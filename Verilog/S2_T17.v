==> flow/design.v <==
module digital_dart_game (
    input clk,
    input reset,
    input throw_button,
    output [2:0] player_id,
    output [4:0] score_display,
    output [4:0] final_score,
    output [4:0] winner
);
wire [4:0] circle_points;   
reg [4:0] player_score[0:2];  
reg [2:0] player_turn;       
reg [2:0] throw_count;       
reg [4:0] prbs;              
always @(posedge clk or posedge reset) begin
    if (reset)
        prbs <= 5'b10101;   
    else
        prbs <= {prbs[3:0], prbs[4] ^ prbs[2]};   
end
assign circle_points = (prbs[2:0] == 3'b000) ? 5 :
                       (prbs[2:0] == 3'b001) ? 4 :
                       (prbs[2:0] == 3'b010) ? 3 :
                       (prbs[2:0] == 3'b011) ? 2 :
                       (prbs[2:0] == 3'b100) ? 1 : 0;
always @(posedge clk or posedge reset) begin
    if (reset) begin
        player_score[0] <= 0;
        player_score[1] <= 0;
        player_score[2] <= 0;
        player_turn <= 0;
        throw_count <= 0;
    end else if (throw_button) begin
        player_score[player_turn] <= player_score[player_turn] + circle_points;
        throw_count <= throw_count + 1;
        if (throw_count == 4) begin
            throw_count <= 0;
            player_turn <= player_turn + 1;
        end
        if (player_turn == 3)
            player_turn <= 0;
    end
end
wire [4:0] sum1, sum2, total_score, winner;
assign sum1 = player_score[0] + player_score[1];  
assign sum2 = sum1 + player_score[2];             
assign total_score = (player_score[0] > player_score[1]) ? player_score[0] : (player_score[1]>player_score[2])?player_score[1] : player_score[2];       
assign winner = (player_score[0] > player_score[1]) ? 1 : (player_score[1]>player_score[2])?2 : 3;  
assign player_id = player_turn + 1;
assign score_display = player_score[player_turn];
assign final_score = total_score;
endmodule
Reports on digital_dart_game
The steps from the RTL of digital_dart_game to its reports follow in flow order.
Line numbers count from 1 in the design file above.
Operators carry their Yosys type and port widths (W data, S select, Z words).
Cell names lack the library's common part.
The mark n/a stands for no value.
Design
  design top: digital_dart_game
  clock input: clk
  cell library: sky130hd
  library corner: tt_025C_1v80

Word-level counts
Counts by Yosys on the flattened word-level netlist (proc, flatten, opt, wreduce). Print and check cells are left out. Cells with the same type and inputs are merged into one.
Storage and ports
  output and inout port bits: 18
  register bits after elaboration: 26
  input port bits: 3
  elaborated cells: 41
Operators by class
  equality and inequality tests: 8
  $lt $le $gt $ge: 2
  multiplexer cells: 14
  bitwise operators: 1
  reductions and logical operators: 7
  $add $sub $neg: 3
Operator list (count)
  $pmux W5 S3: 1
  $mux W5: 3
  $mux W3: 5
  $gt A5 B5 Y1: 2
  $eq A3 B2 Y1 const B: 3
  $reduce_and A2 Y1: 4
  $add A3 B1 Y3 const B: 2
  $eq A3 B3 Y1 const B: 2
  $mux W2: 3
  $add A5 B3 Y5: 1
  $eq A3 B1 Y1 const B: 1
  $logic_not A3 Y1: 1
  $eq A2 B1 Y1 const B: 1
  $eq A2 B2 Y1 const B: 1
  $logic_not A2 Y1: 1
  $reduce_bool A2 Y1: 1
  $mux W1: 2
  $xor A1 B1 Y1: 1

Longest topological paths
Depth = most cells in a row (Yosys ltp): at word level without a register or memory, in the mapped netlist without a sequential cell, where the memories' decode and read muxes count.
Depth
  depth in word-level cells: 7
  ABC_AREA: 0
  depth in mapped cells: 13
  depth with buffers taken out: 12

After synthesis
Yosys stat after the flow's synthesis: flattened, memories mapped to cells. It holds for the ABC_AREA given above (unset counts as 0); a run with the other value may have another netlist.
The area totals of this step are shown rounded.
Cell types
  dfrtp_1: count 23, area in all 575.552 µm²
  ha_1: count 21, area in all 262.752 µm²
  o21ai_0: count 21, area in all 105.101 µm²
  inv_1: count 24, area in all 90.086 µm²
  dfstp_2: count 3, area in all 78.826 µm²
  mux2_2: count 7, area in all 78.826 µm²
  nand2_1: count 20, area in all 75.072 µm²
  a21oi_1: count 10, area in all 50.048 µm²
  a2bb2oi_1: count 5, area in all 43.792 µm²
  a32oi_1: count 5, area in all 43.792 µm²
  a22oi_1: count 4, area in all 30.029 µm²
  buf_4: count 3, area in all 22.522 µm²
  fa_1: count 1, area in all 20.019 µm²
  nor2_1: count 5, area in all 18.768 µm²
  o221ai_1: count 2, area in all 17.517 µm²
  xnor2_1: count 2, area in all 17.517 µm²
  xor2_1: count 2, area in all 17.517 µm²
  a221oi_2: count 1, area in all 15.014 µm²
Other cell types: 16; their cells: 21.
Synthesis totals
  flip-flop cells: 26
  sequential part of the area: 650 µm²
  cell area after synthesis: 1700 µm²
  cell count: 180
  buffers: 6

Timing after synthesis
OpenSTA on the mapped netlist: ideal clock, no wires. The path of least setup slack (recovery checks aside). Input and output delay are each 20% of the period. Register names are those of the netlist, which keeps one name where synthesis merged equal registers.
Timing path post-synthesis
  path kind: flip-flop to flip-flop
  start: reg player_turn[0]
  end: reg (no name shown)
  driving pins on the path: 14
  setup time: 0.131 ns
  delay of the path: 2.867 ns
  required time: 4.869 ns
  path slack: 2.132 ns
  time at the first pin: 0.000 ns
  data arrival time: 2.736 ns
  path buffers: 1
  period: 5.0 ns
  synthesis period reached: 2.868 ns
"delay of the path" is the arrival time less input delay plus setup time.
"driving pins on the path" counts driving pins, that of a launching flip-flop among them; a cell with two outputs on the path counts twice.
"synthesis period reached" = period - worst setup slack (recovery checks aside). The figure is calculated, with input and output delays left at 20% of the set period.
The rows between start and end are the longest chain of elaborated cells between them; the timing report does not say that the signal goes this way. Where chains are equally long, one stands for them.
A line is the first line of the expression or statement that the cell stems from. Yosys adds cells for indexed reads and writes and turns some case tables into memories.
A register here has more assigning lines than the two given.
Between the ends, post-synthesis
  path through: dfrtp_1 -> inv_1 -> ha_1 -> buf_2 -> inv_1 -> a221oi_1 -> a21oi_1 -> ha_1 -> inv_1 -> fa_1 -> nand2b_1 -> a221oi_2 -> xnor2_1 -> o21ai_0
  length of the longest elaborated chain: 4
  elaborated cells between the ends (all ways): 7
  those cells by class: add/sub (1); eq/ne (2); mux (2); reduce/logical (2)
Ends and longest elaborated chain, post-synthesis
  from (decl): RTL line 12  | reg [2:0] player_turn;
  from (assign): RTL line 31  | player_turn <= 0;
  from (assign): RTL line 38  | player_turn <= player_turn + 1;
  $eq A2 B2 Y1: RTL line 34
  $pmux W5 S3: RTL line 34
  $mux W5: RTL line 33  | end else if (throw_button) begin
  $add A5 B3 Y5: RTL line 34
  to (assign): RTL line 29
  to (assign): RTL line 34
  to (decl): RTL line 11
Some nets on the timed path still bear RTL names; the line given drives or declares the net.
Named nets, post-synthesis
  player_id[0]: RTL line 49  | assign player_id = player_turn + 1;
  player_id[1]: RTL line 49

Worst path after layout
Path of least setup slack in the final report of job 1 (OpenROAD, finished layout, wires in). Where an end is a register, its clock arrival counts in the times.
Timing path post-layout
  path kind: flip-flop to output port
  start: reg (no name shown)
  end: out (no name shown)
  required time: 2.86 ns
  period: 3.57 ns
  path slack: 0.24 ns
  data arrival time: 2.61 ns
  time at the first pin: 0.33 ns
  path buffers: 1
  output delay: 0.71 ns
  driving pins on the path: 8
The rows between start and end are the longest chain of elaborated cells between them; the timing report does not say that the signal goes this way. Where chains are equally long, one stands for them.
Between the ends, post-layout
  path through: dfrtp_1 -> inv_1 -> ha_1 -> nand4_1 -> or2_2 -> nand2_2 -> a2bb2oi_1 -> clkdlybuf4s50_1
  length of the longest elaborated chain: 3
  elaborated cells between the ends (all ways): 4
  those cells by class: compare (2); mux (2)
Ends and longest elaborated chain, post-layout (RTL line)
  from (decl): 11
  from (assign): 29
  from (assign): 34
  $gt A5 B5 Y1: 47
  $mux W5 x2: 47
  to (decl): 7

Data sheet: physical implementation of digital_dart_game

2 stored runs of digital_dart_game in the flow (synthesis by Yosys, layout by OpenROAD, sky130hd cells), in arbitrary order. Constraints: input delay and output delay 20% of the set period each, output load 0.01 pF.
"achieved clock period" = clock period - worst setup slack. The figure is calculated, with input and output delays left at 20% of the set period.
Values from the reports are rounded here.
[job 1] settings: period_ns=3.57, CORE_UTILIZATION=72, SETUP_SLACK_MARGIN=0.07, PLACE_DENSITY_LB_ADDON=0.05, HOLD_SLACK_MARGIN=0.13, CORE_MARGIN=7, TNS_END_PERCENT=10, GPL_ROUTABILITY_DRIVEN=0, CTS_CLUSTER_DIAMETER=259, MAX_ROUTING_LAYER=met4, CAP_MARGIN=20, SLEW_MARGIN=20
[job 1] result: chip area after synthesis (Yosys) 1700 µm², die area 3900 µm², utilization 0.89, worst setup slack after layout 0.24 ns, total negative slack 0.000 ns, worst hold slack 0.38 ns, achieved clock period 3.327 ns
[job 2] settings: period_ns=5.99, CORE_UTILIZATION=45, SETUP_SLACK_MARGIN=-0.31, PLACE_DENSITY_LB_ADDON=0.08, CELL_PAD_IN_SITES_GLOBAL_PLACEMENT=3, CELL_PAD_IN_SITES_DETAIL_PLACEMENT=2, GPL_TIMING_DRIVEN=1, CTS_CLUSTER_DIAMETER=276, CAP_MARGIN=20, CORE_MARGIN=2, SLEW_MARGIN=20
[job 2] result: did not finish, placement stopped with FLW-0024
